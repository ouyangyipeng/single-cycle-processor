==> flow/design.v <==
`timescale 1ns / 1ps
module debug_core(
    input							clk_i,
    input							rst_n,
    input       [7:0]               cmd_data_i,
    input                           cmd_data_valid_i,
    input       [31:0]              pc_i,
    input                           pc_ov_i,
    output                          proc_run_en_o,
    output                          proc_reset_o,
    output                          proc_inst_print_o,
    output  reg                     reg_rdata_tx_o,
    output  reg                     mem_rdata_tx_o,
    output  reg                     reg_wren_o,
    output      [4:0]               reg_addr_o,
    output      [31:0]              reg_wdata_o,
    output  reg                     mem_wren_o,
    output      [9:0]               mem_addr_o,
    output      [31:0]              mem_wdata_o
);
    wire                            proc_run_en;
    reg                             proc_run_hold;
    wire                            proc_reset;
    wire                            proc_inst_print_req;
    wire                            proc_break_point_set;
    wire                            proc_reg_oper;
    wire                            proc_mem_oper;
    wire                            proc_step_one;
    wire                            reg_wr_flag;
    wire                            reg_rd_flag;
    wire                            reg_rd_all_flag;
    wire                            mem_wr_flag;
    wire                            mem_rd_flag;
    reg         [7:0]               cmd_reg;
    reg                             cmd_data_valid_dly1;
    reg         [31:0]              qword_cmd;
    reg         [31:0]              bp_pc;
    reg         [4:0]               reg_addr;
    reg         [13:0]              mem_addr;
    reg                             reg_wren;
    reg                             mem_wren;
    reg                             reg_rden;
    reg                             mem_rden;
    reg                             long_cmd_recv;
    wire                            breakpoint;
    reg                                                    bp_set;
    reg                                                    bp_enable;
    reg         [2:0]               cmd_recv_cnt;
    wire                            cmd_recv_cnt_en;
    wire                            cmd_recv_cnt_clr;
    wire                            cmd_recv_cnt_ov;
    reg         [4:0]               reg_rd_cnt;
    reg                             reg_rd_cnt_en;
    wire                            reg_rd_cnt_clr;
    wire                            reg_rd_cnt_ov;
    reg                             reg_rd_sel;
    reg         [2:0]               cmd_recv_cnt_ov_thold;
    reg         [7:0]               c_state;
    reg         [7:0]               n_state;
    localparam                      s_idle      = 8'b0000_0001,
                                    s_bp        = 8'b0000_0010,
                                    s_reg_wr    = 8'b0000_0100,
                                    s_reg_wdata = 8'b0000_1000,
                                    s_reg_rdall = 8'b0001_0000,
                                    s_mem_addr  = 8'b0010_0000,
                                    s_mem_wdata = 8'b0100_0000,
                                    s_fin       = 8'b1000_0000;
    always @(posedge clk_i or negedge rst_n) begin
        if(~rst_n) begin
            c_state	<= 'b0;
        end else begin
            c_state	<= n_state;
        end
    end
    always @(*) begin
        reg_wren = 1'b0;
        reg_rden = 1'b0;
        mem_wren = 1'b0;
        mem_rden = 1'b0;
        long_cmd_recv = 1'b1;
        reg_rd_cnt_en = 1'b0;
        reg_rd_sel = 1'b0;
        cmd_recv_cnt_ov_thold = 3'b000;
        case(c_state)
            s_idle:begin
                long_cmd_recv = 1'b0;
                if(cmd_data_valid_dly1) begin
                    casex({proc_break_point_set, proc_reg_oper, proc_mem_oper})
                        3'b000:
                            n_state = s_idle;
                        3'b001:
                            n_state = s_mem_addr;
                        3'b01x:
                            n_state = s_reg_wr;
                        3'b1xx:
                            n_state = s_bp;
                    endcase
                end else begin
                    n_state = s_idle;
                end
            end
            s_bp:begin
                cmd_recv_cnt_ov_thold = 3'b011;
                if(cmd_recv_cnt_ov) begin
                    n_state = s_fin;
                end else begin
                    n_state = s_bp;
                end
            end
            s_reg_wr:begin
                cmd_recv_cnt_ov_thold = 3'b000;
                if(cmd_data_valid_dly1) begin
                    casex({reg_rd_all_flag, reg_wr_flag})
                        2'b00: begin
                            reg_rden = 1'b1;
                            n_state = s_fin;
                        end
                        2'b01:
                            n_state = s_reg_wdata;
                        2'b1x:
                            n_state = s_reg_rdall;
                    endcase
                end else begin
                    n_state = s_reg_wr;
                end
            end
            s_reg_wdata: begin
                cmd_recv_cnt_ov_thold = 3'b011;
                if(cmd_recv_cnt_ov) begin
                    reg_wren = 1'b1;
                    n_state = s_fin;
                end else begin
                    n_state = s_reg_wdata;
                end
            end
            s_reg_rdall:begin
                reg_rden = 1'b1;
                reg_rd_cnt_en = 1'b1;
                reg_rd_sel = 1'b1;
                if(reg_rd_cnt_ov)
                    n_state = s_fin;
                else
                    n_state = s_reg_rdall;
            end
            s_mem_addr:begin
                cmd_recv_cnt_ov_thold = 3'b001;
                if(cmd_recv_cnt_ov) begin
                    if(mem_wr_flag) begin
                        n_state = s_mem_wdata;
                    end else begin
                        mem_rden = 1'b1;
                        n_state = s_fin;
                    end
                end else begin
                    n_state = s_mem_addr;
                end
            end
            s_mem_wdata: begin
                cmd_recv_cnt_ov_thold = 3'b011;
                if(cmd_recv_cnt_ov) begin
                    mem_wren = 1'b1;
                    n_state = s_fin;
                end else begin
                    n_state = s_mem_wdata;
                end
            end
            s_fin:begin
                long_cmd_recv = 1'b0;
                n_state = s_idle;
            end
            default:
                n_state = s_idle;
        endcase
    end
    always @(posedge clk_i or negedge rst_n) begin
        if(~rst_n) begin
            cmd_data_valid_dly1	<= 'b0;
        end else begin
            cmd_data_valid_dly1	<= cmd_data_valid_i;
        end
    end
    always @(posedge clk_i or negedge rst_n) begin
        if(~rst_n) begin
            cmd_reg	<= 'b0;
        end else begin
            casex({cmd_data_valid_dly1, cmd_data_valid_i})
                2'b00:
                    cmd_reg <= cmd_reg;
                2'b01:
                    cmd_reg	<= cmd_data_i;
                2'b10:
                    cmd_reg <= 4'h0;
                2'b11:
                    cmd_reg	<= cmd_data_i;
            endcase
        end
    end
    assign proc_run_en          = (cmd_reg[2:0] == 3'b000) & ~long_cmd_recv;
    assign proc_reset           = (cmd_reg[2:0] == 3'b001) & ~long_cmd_recv;
    assign proc_inst_print_req  = (cmd_reg[2:0] == 3'b010) & ~long_cmd_recv;
    assign proc_break_point_set = (cmd_reg[2:0] == 3'b011) & ~long_cmd_recv;
    assign proc_reg_oper        = (cmd_reg[2:0] == 3'b100) & ~long_cmd_recv;
    assign proc_mem_oper        = (cmd_reg[2:0] == 3'b101) & ~long_cmd_recv;
    assign proc_step_one        = (cmd_reg[2:0] == 3'b110) & ~long_cmd_recv;
    assign reg_wr_flag          = (cmd_reg[7:5] == 3'b100);
    assign reg_rd_flag          = (cmd_reg[7:5] == 3'b010);
    assign reg_rd_all_flag      = (cmd_reg[7:5] == 3'b110);
    assign mem_wr_flag          = (qword_cmd[31:30] == 2'b10);
    assign mem_rd_flag          = (qword_cmd[31:30] == 2'b01);
    always @(posedge clk_i or negedge rst_n) begin
        if(~rst_n) begin
            proc_run_hold	<= 'b0;
        end else begin
            casex({pc_ov_i, proc_run_en & cmd_data_valid_dly1, breakpoint})
                3'b000:
                    proc_run_hold   <= proc_run_hold;
                3'b001:
                    proc_run_hold	<= 1'b0;
                3'b01x:
                    proc_run_hold	<= 1'b1;
                3'b1xx:
                    proc_run_hold   <= 1'b0;
            endcase
        end
    end
    assign breakpoint = (pc_i == bp_pc) & bp_enable;
    always @(posedge clk_i or negedge rst_n) begin
        if(~rst_n) begin
            cmd_recv_cnt	<= 'b0;
        end else begin
            casex({cmd_recv_cnt_clr, cmd_recv_cnt_en})
                2'b00:
                    cmd_recv_cnt	<= cmd_recv_cnt;
                2'b01:
                    cmd_recv_cnt	<= cmd_recv_cnt + 1'b1;
                2'b1x:
                    cmd_recv_cnt	<= 'b0;
            endcase
        end
    end
    assign cmd_recv_cnt_en = cmd_data_valid_i & (|cmd_recv_cnt_ov_thold);
    assign cmd_recv_cnt_clr = cmd_recv_cnt_ov;
    assign cmd_recv_cnt_ov = (cmd_recv_cnt == cmd_recv_cnt_ov_thold);
    always @(posedge clk_i or negedge rst_n) begin
        if(~rst_n) begin
            reg_rd_cnt	<= 'b0;
        end else begin
            casex({reg_rd_cnt_clr, reg_rd_cnt_en})
                2'b00:
                    reg_rd_cnt	<= reg_rd_cnt;
                2'b01:
                    reg_rd_cnt	<= reg_rd_cnt + 1'b1;
                2'b1x:
                    reg_rd_cnt	<= 'b0;
            endcase
        end
    end
    assign reg_rd_cnt_ov = (reg_rd_cnt == 5'h1f);
    assign reg_rd_cnt_clr = reg_rd_cnt_ov;
    always @(posedge clk_i or negedge rst_n) begin
        if(~rst_n) begin
            qword_cmd   <=  32'h0;
        end else begin
            case({cmd_recv_cnt[1:0]})
                2'b00:
                    qword_cmd <= {cmd_reg, qword_cmd[23:0]};
                2'b01:
                    qword_cmd <= {qword_cmd[31:24], cmd_reg, qword_cmd[15:0]};
                2'b10:
                    qword_cmd <= {qword_cmd[31:16], cmd_reg, qword_cmd[7:0]};
                2'b11:
                    qword_cmd <= {qword_cmd[31:8], cmd_reg};
            endcase
        end
    end
    always @(posedge clk_i or negedge rst_n) begin
        if(~rst_n) begin
            bp_set	<= 'b0;
        end else begin
            bp_set	<= (c_state == s_bp) & cmd_recv_cnt_ov;
        end
    end
    always @(posedge clk_i or negedge rst_n) begin
        if(~rst_n) begin
            bp_enable	<= 'b0;
        end else begin
            casex({bp_set & (qword_cmd == 32'hffff_ffff), bp_set})
                2'b00:
                    bp_enable   <= bp_enable;
                2'b01:
                    bp_enable   <= 1'b1;
                2'b1x:
                    bp_enable   <= 1'b0;
            endcase
        end
    end
    always @(posedge clk_i or negedge rst_n) begin
        if(~rst_n) begin
            bp_pc	<= 'b0;
        end else begin
            if(bp_set)
                bp_pc	<= qword_cmd;
        end
    end
    always @(posedge clk_i or negedge rst_n) begin
        if(~rst_n) begin
            reg_addr	<= 'b0;
        end else begin
            if((c_state == s_reg_wr) & cmd_data_valid_dly1)
                reg_addr	<= cmd_reg[4:0];
        end
    end
    always @(posedge clk_i or negedge rst_n) begin
        if(~rst_n) begin
            mem_addr	<= 'b0;
        end else begin
            if((c_state == s_mem_addr) & cmd_recv_cnt_ov)
                mem_addr	<= qword_cmd[29:16];
        end
    end
    assign proc_run_en_o = proc_run_hold | proc_step_one;
    assign proc_reset_o = proc_reset;
    assign proc_inst_print_o = proc_inst_print_req;
    always @(posedge clk_i or negedge rst_n) begin
        if(~rst_n) begin
            reg_wren_o	<= 'b0;
            mem_wren_o	<= 'b0;
        end else begin
            reg_wren_o	<= reg_wren;
            mem_wren_o	<= mem_wren;
        end
    end
    always @(posedge clk_i or negedge rst_n) begin
        if(~rst_n) begin
            reg_rdata_tx_o	<= 'b0;
            mem_rdata_tx_o	<= 'b0;
        end else begin
            reg_rdata_tx_o	<= reg_rden;
            mem_rdata_tx_o	<= mem_rden;
        end
    end
    assign reg_addr_o = reg_rd_sel ? reg_rd_cnt : reg_addr;
    assign reg_wdata_o = qword_cmd;
    assign mem_addr_o = mem_addr[9:0];
    assign mem_wdata_o = qword_cmd;
endmodule
# Tool chain data of debug_core
# The steps from the RTL of debug_core to its reports follow in flow order.
# Line numbers count from 1 in the design file above.
# Operators carry their Yosys type and port widths (W data, S select, Z words).
# Library cell names are shortened.
# A cell with n/a has no value.
# design
top	debug_core
clk_port	clk_i
lib	sky130hd
lib_corner	tt_025C_1v80

# Word level
# Yosys after proc, flatten, opt, wreduce and memory -nomap, before mapping. Memory bits, and registers merged into a memory's read port (data or address), are not among the register bits. Print and check cells are not counted. Equal cells are merged and count once.
# word_totals
out_inout_bits	86
elab_cells	123
regBits	111
# classes
n_addsub	2
eq_ne	35
reduce_and_logical	19
muxes	29
n_logic	19
# op_table
cell	n
$pmux W32 S4	1
$mux W8	8
$pmux W8 S7	1
$eq A32 B32 Y1	1
$eq A32 B32 Y1 const B	1
$pmux W8 S4	1
$pmux W8 S3	1
$eq A2 B1 Y1 const B	8
$pmux W8 S2	1
$eq A3 B3 Y1 const B	5
$and A1 B1 Y1	14
$logic_not A2 Y1	6
$reduce_and A3 Y1	4
$eq A2 B2 Y1 const B	5
$pmux W5 S2	1
$eq A3 B1 Y1 const B	3
$logic_not A3 Y1	3
$reduce_or A2 Y1	4
$eq A8 B1 Y1 const B	1
$eq A8 B2 Y1 const B	1
$eq A8 B3 Y1 const B	1
$eq A8 B4 Y1 const B	1
$eq A8 B5 Y1 const B	1
$eq A8 B6 Y1 const B	1
$eq A8 B7 Y1 const B	1
$eq A8 B8 Y1 const B	1
$pmux W1 S2	4
$mux W1	8
# Other operator kinds: 11; their cells: 16.

# Depth
# Yosys ltp: most cells in a row. Word level: on the elaborated netlist, between registers, memories and ports. Mapped: between sequential cells and ports; inverters and the memories' decode and read muxes count.
# depth
word_depth	7
abc_area	0
ltp_mapped	6
mapped_depth_nobuf	5

# Netlist
# Yosys stat after the flow's synthesis: flattened, memories mapped to cells. It holds for the ABC_AREA given above (unset counts as 0); a run with the other value may have another netlist.
# The area totals of this step are shown rounded.
# mapped
synth_area_um2	5200
ff_cells	112
mapped_cells	423
seqArea_um2	2800
# by_type
cell	n	area_total_um2
dfrtp_1	111	2.78E+03
mux2_2	68	765.734
buf_4	32	240.23
xor2_1	19	166.41
xnor2_1	18	157.651
mux2_4	9	135.13
o21ai_0	21	105.101
ha_1	7	87.584
nand4_1	13	81.328
nor2_1	17	63.811
nand2_1	16	60.058
nand3_1	12	60.058
inv_1	15	56.304
nor2b_1	9	56.304
nor4_1	8	50.048
clkbuf_1	13	48.797
dfstp_2	1	26.275
nand2b_1	4	25.024
# Not listed: further types 24, cells in them 30.

# Timing after synthesis
# Path of least setup slack by OpenSTA after synthesis, without wires, with an ideal clock, recovery checks aside; 20% of the period is set as input and as output delay. Where synthesis merged equal registers, the netlist keeps one of their names.
# synth_timing
path_type	register to register
start	register c_state
end	register mem_addr[0]
delay_ns	1.857
arrival_time_ns	1.732
path_buffers	1
setup_slack_ns	0.343
stages	7
t_required_ns	2.075
period_ns	2.2
period_less_setup_slack_ns	1.857
# "delay_ns" is the arrival time less input delay plus setup time.
# "stages": output pins that drive a net of the path, with the launching flip-flop's if there is one; two outputs of one cell count as two.
# "period_less_setup_slack_ns" = period - worst setup slack (recovery checks aside). The figure is calculated, with input and output delays left at 20% of the set period.
# Where an end lacks its bit number, it is one bit of the signal, or one of the new flip-flops if synthesis recoded a state register.
# synth_between
cell_sequence	dfrtp_1 or3_4 o31ai_2 and2b_4 nand2_4 buf_6 mux2_4
# synth_lines
element	line	source
start: declaration	58	reg         [7:0]               c_state;
start: assignment	70	c_state <= 'b0;
start: assignment	72	c_state <= n_state;
end: assignment	315	mem_addr <= 'b0;
end: assignment	318	mem_addr <= qword_cmd[29:16];
end: declaration	39	reg         [13:0]              mem_addr;
# No chain of elaborated cells between the ends is given.

# Worst path after layout
# Path of least setup slack in the final report of run 1 (OpenROAD, finished layout, wires in). Where an end is a register, its clock arrival counts in the times.
# layout_timing
path_type	register to register
start	register c_state
end	register mem_addr[4]
setup_slack_ns	-0.35
arrival_time_ns	2.02
t_required_ns	1.66
path_buffers	0
stages	6
period_ns	1.42
# Where an end lacks its bit number, it is one bit of the signal, or one of the new flip-flops if synthesis recoded a state register.
# layout_between
cell_sequence	dfrtp_1 or3_4 o31ai_4 and2b_4 nand2_8 mux2_4
# layout_lines
element	line	source
start: declaration	58	reg         [7:0]               c_state;
start: assignment	70	c_state <= 'b0;
start: assignment	72	c_state <= n_state;
end: assignment	315	mem_addr <= 'b0;
end: assignment	318	mem_addr <= qword_cmd[29:16];
end: declaration	39	reg         [13:0]              mem_addr;
# No chain of elaborated cells between the ends is given.

# Record of 2 stored runs of the RTL-to-layout flow on debug_core, platform sky130hd. The runs are unordered. Constraints: input delay and output delay 20% of the set period each, output load 0.01 pF.
# "timing.achieved_period_ns" means the clock period less the worst setup slack. The figure is calculated, with input and output delays left at 20% of the set period.
# "worstPathTime_ns" means the part of the period allowed to the worst setup path (the constraints hold back 20% at inputs and 20% at outputs) less its slack; where the path has registers, the arrival times of their clocks count too.
# "power_total_w" rests on the timing tool's default activity at the inputs, not on a simulated workload.
# Results are given in rounded form.
# Settings: -- = not set for that run.
run	period_ns	CORE_UTILIZATION	SETUP_SLACK_MARGIN	CORE_MARGIN	TNS_END_PERCENT	ABC_AREA	GPL_TIMING_DRIVEN	CTS_CLUSTER_SIZE	CAP_MARGIN	SLEW_MARGIN	PLACE_DENSITY_LB_ADDON	MIN_ROUTING_LAYER	MAX_ROUTING_LAYER	ws_setup_ns	power_total_w	finish.stdcell_area_um2	timing.achieved_period_ns	finish.utilization_pct	synth_chip_area_um2	tns_ns	worstPathTime_ns	worst_path_kind	dieArea_um2
run 1	1.42	30	0.32	9	15	0	1	28	20	20	--	--	--	-0.353	0.0106	7670	1.773	45.8	5200	-8.42	1.77	register to register	22400
run 2	1.28	18	-0.04	8	--	0	--	10	10	20	0.15	met1	met4	-0.546	0.0122	8520	1.826	29.8	5200	-21.0	1.83	register to register	34600
