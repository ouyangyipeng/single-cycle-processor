==> flow/design.v <==
`timescale 1ns / 1ps
module PC(
    input clk,
    input rst,
    input Proc_run_en,
    input Proc_reset,
    output reg [31:0] pc_o
    );
    initial begin
        pc_o <= 32'b0;
    end
    always @(posedge clk or posedge Proc_reset) begin
        if (Proc_reset) begin
            pc_o <= 32'b0;
        end else if (rst) begin
            pc_o <= 32'b0;
        end else if (Proc_run_en) begin
            pc_o <= pc_o + 4;
        end
    end
endmodule
# ---- From RTL to reports: PC
# Tool output for the design above, in the order of the flow.
# Lines are those of the file above, counted from 1.
# Cell names lack the library's common part.
# A cell with - has no value.
dict set report design {
  design {PC}
  clk_port {clk}
  cell_library {sky130hd}
  corner {tt_025C_1v80}
}

# ---- After elaboration
# Yosys after proc, flatten, opt, wreduce and memory -nomap, before mapping. Memory bits, and registers merged into a memory's read port (data or address), are not among the register bits. Print and check cells are not counted. Equal cells are merged and count once.
dict set report op_classes {
  add_sub_neg 1
  mux 2
  reduce_and_logical 1
}
# cell count
set ops {}
lappend ops {{32-bit 2-to-1 mux} 2}
lappend ops {{32-bit by 3-bit adder with 32-bit output (second input constant)} 1}
lappend ops {{2-bit nonzero test} 1}
dict set report bits {
  register_bits 32
  out_inout_bits 32
  word_cells 5
}

# ---- Depth
# Yosys ltp: most cells in a row. Word level: on the elaborated netlist, between registers, memories and ports. Mapped: between sequential cells and ports; inverters and the memories' decode and read muxes count.
dict set report logic_depth {
  depth_word 3
  abc_area 0
  depth_mapped 7
  mapped_depth_nobuf 6
}

# ---- Mapped cells and area
# Yosys stat after the flow's synthesis: flattened, memories mapped to cells. It holds for the ABC_AREA given above (unset counts as 0); a run with the other value may have another netlist.
dict set report mapped {
  cells 155
  mapped_area_um2 1502.7
  sequential_area_um2 750.7
  flip_flops 30
}
# cell count type_area_um2
set by_type {}
lappend by_type {dfrtp_1 30 750.72}
lappend by_type {xor2_1 23 201.443}
lappend by_type {nor2_1 30 112.608}
lappend by_type {nand3_1 16 80.077}
lappend by_type {nand4_1 12 75.072}
lappend by_type {xnor2_1 4 35.034}
lappend by_type {and3_1 4 25.024}
lappend by_type {nand2_1 6 22.522}
lappend by_type {clkbuf_1 5 18.768}
lappend by_type {and4_1 2 17.517}
lappend by_type {nor3_4 1 16.266}
lappend by_type {buf_4 2 15.014}
lappend by_type {o2111ai_2 1 15.014}
lappend by_type {ha_1 1 12.512}
lappend by_type {inv_1 3 11.261}
lappend by_type {o2111a_1 1 11.261}
lappend by_type {a21oi_1 2 10.01}
lappend by_type {buf_2 2 10.01}
# Other cell types: 9; their cells: 10.

# ---- Timing after synthesis
# Source: OpenSTA report_checks on the synthesized netlist (no wires, ideal clock, input and output delay 20% of the period each), path of least setup slack; recovery checks are left aside. Register names are those of the netlist, which keeps one name where synthesis merged equal registers.
dict set report synth_timing {
  kind {input to register}
  start {input Proc_run_en}
  end {register pc_o[31]}
  period_ps 1970
  input_delay_ps 394
  setup_time_ps 78
  arrival_time_ps 1771
  required_ps 1892
  slack_ps 120
  delay_ps 1455
  stages 6
  synth_period_reached_ps 1850
}
# "delay_ps" is the arrival time less input delay plus setup time.
# "stages": output pins that drive a net of the path, with the launching flip-flop's if there is one; two outputs of one cell count as two.
# "synth_period_reached_ps" = period - worst setup slack (recovery checks aside). The figure is calculated, with input and output delays left at 20% of the set period.
# The rows between start and end are the longest chain of elaborated cells between them; the timing report does not say that the signal goes this way. Where chains are equally long, one stands for them.
# Each line given opens the expression or statement behind the cell; cells for indexed reads and writes are added by Yosys, which also makes memories of some case tables.
# At most two assigning lines are given for a register; there are more.
dict set report synth_between {
  path_cell_list {buf_2 o2111ai_2 nor3_4 nand2_2 or4_1 a21oi_1}
  elab_chain_cells 2
  cells_between 3
  cone_lines 2
}
# element line_no
set synth_rtl {}
lappend synth_rtl {{start: declaration} 5} ;# input Proc_run_en,
lappend synth_rtl {{32-bit 2-to-1 mux} 17} ;# end else if (Proc_run_en) begin
lappend synth_rtl {{32-bit 2-to-1 mux} 15} ;# end else if (rst) begin
lappend synth_rtl {{end: assignment} 14} ;# pc_o <= 32'b0;
lappend synth_rtl {{end: assignment} 18} ;# pc_o <= pc_o + 4;
lappend synth_rtl {{end: declaration} 7} ;# output reg [31:0] pc_o

# ---- Worst path after layout
# Path of least setup slack in the final report of flow run A (OpenROAD, finished layout, wires in). Where an end is a register, its clock arrival counts in the times.
# The path's times are printed in steps of 10 ps; the period is the one set.
dict set report layout_timing {
  kind {register to register}
  start {register pc_o[10]}
  end {register pc_o[27]}
  period_ps 1210
  setup_time_ps 80
  arrival_time_ps 1890
  required_ps 1420
  slack_ps -480
  stages 7
}
# The rows between start and end are the longest chain of elaborated cells between them; the timing report does not say that the signal goes this way. Where chains are equally long, one stands for them.
# At most two assigning lines are given for a register; there are more.
dict set report layout_between {
  path_cell_list {dfrtp_1 and4_4 and3_4 nand2_2 buf_4 or3_1 a21oi_1}
  elab_chain_cells 3
  cells_between 3
  cone_lines 3
}
# element line_no
set layout_rtl {}
lappend layout_rtl {{start: declaration} 7} ;# output reg [31:0] pc_o
lappend layout_rtl {{start: assignment} 14} ;# pc_o <= 32'b0;
lappend layout_rtl {{start: assignment} 18} ;# pc_o <= pc_o + 4;
lappend layout_rtl {{32-bit by 3-bit adder with 32-bit output} 18}
lappend layout_rtl {{32-bit 2-to-1 mux} 17} ;# end else if (Proc_run_en) begin
lappend layout_rtl {{32-bit 2-to-1 mux} 15} ;# end else if (rst) begin
lappend layout_rtl {{end: assignment} 14}
lappend layout_rtl {{end: assignment} 18}
lappend layout_rtl {{end: declaration} 7}

; Module PC, platform sky130hd: 2 stored runs of the flow (Yosys, OpenROAD) with differing settings, in no particular order. Input and output delays are each 20% of the period that was set; the output load is 0.01 pF.
; "period_reached_ps": clock period set for the run, less the worst setup slack. It is reckoned from that one timing run; input and output delays stay at 20% of the period that was set.
; "critical_path_time_ps" is the time allowed to the run's worst setup path (the clock period less input and output delay, where it has them) less its slack. Clock arrival times count: a late capture clock shortens it, a late launch clock lengthens it.
; "power_w" is the tool's figure for a default switching activity; nothing was simulated.
; "critical_path_time_ps" is known to 10 ps.

[flow run A: settings]
period_ns = 1.21
CORE_UTILIZATION = 29
PLACE_DENSITY_LB_ADDON = 0.22
CORE_MARGIN = 7
CELL_PAD_IN_SITES_DETAIL_PLACEMENT = 2
TNS_END_PERCENT = 40
ABC_AREA = 0
CTS_CLUSTER_SIZE = 55
CTS_CLUSTER_DIAMETER = 232
CAP_MARGIN = 25
SLEW_MARGIN = 20
[flow run A: results]
layout_stdcell_area_um2 = 2648.8
total_die_area_um2 = 7393.4
synth_chip_area_um2 = 1502.7
power_w = 0.001982
timing.setup.ws_ps = -478
setupTns_ps = -8722
critical_path_time_ps = 1690
critical_path_type = register to register
period_reached_ps = 1688

[flow run B: settings]
period_ns = 2.59
CORE_UTILIZATION = 43
SETUP_SLACK_MARGIN = 0.08
CORE_MARGIN = 6
CELL_PAD_IN_SITES_DETAIL_PLACEMENT = 1
GPL_ROUTABILITY_DRIVEN = 1
CTS_CLUSTER_DIAMETER = 62
CAP_MARGIN = 30
SLEW_MARGIN = 20
[flow run B: results]
layout_stdcell_area_um2 = 1960.6
total_die_area_um2 = 5057.3
synth_chip_area_um2 = 1502.7
power_w = 0.0008136
timing.setup.ws_ps = 530
setupTns_ps = 0
critical_path_time_ps = 2060
critical_path_type = register to register
period_reached_ps = 2060
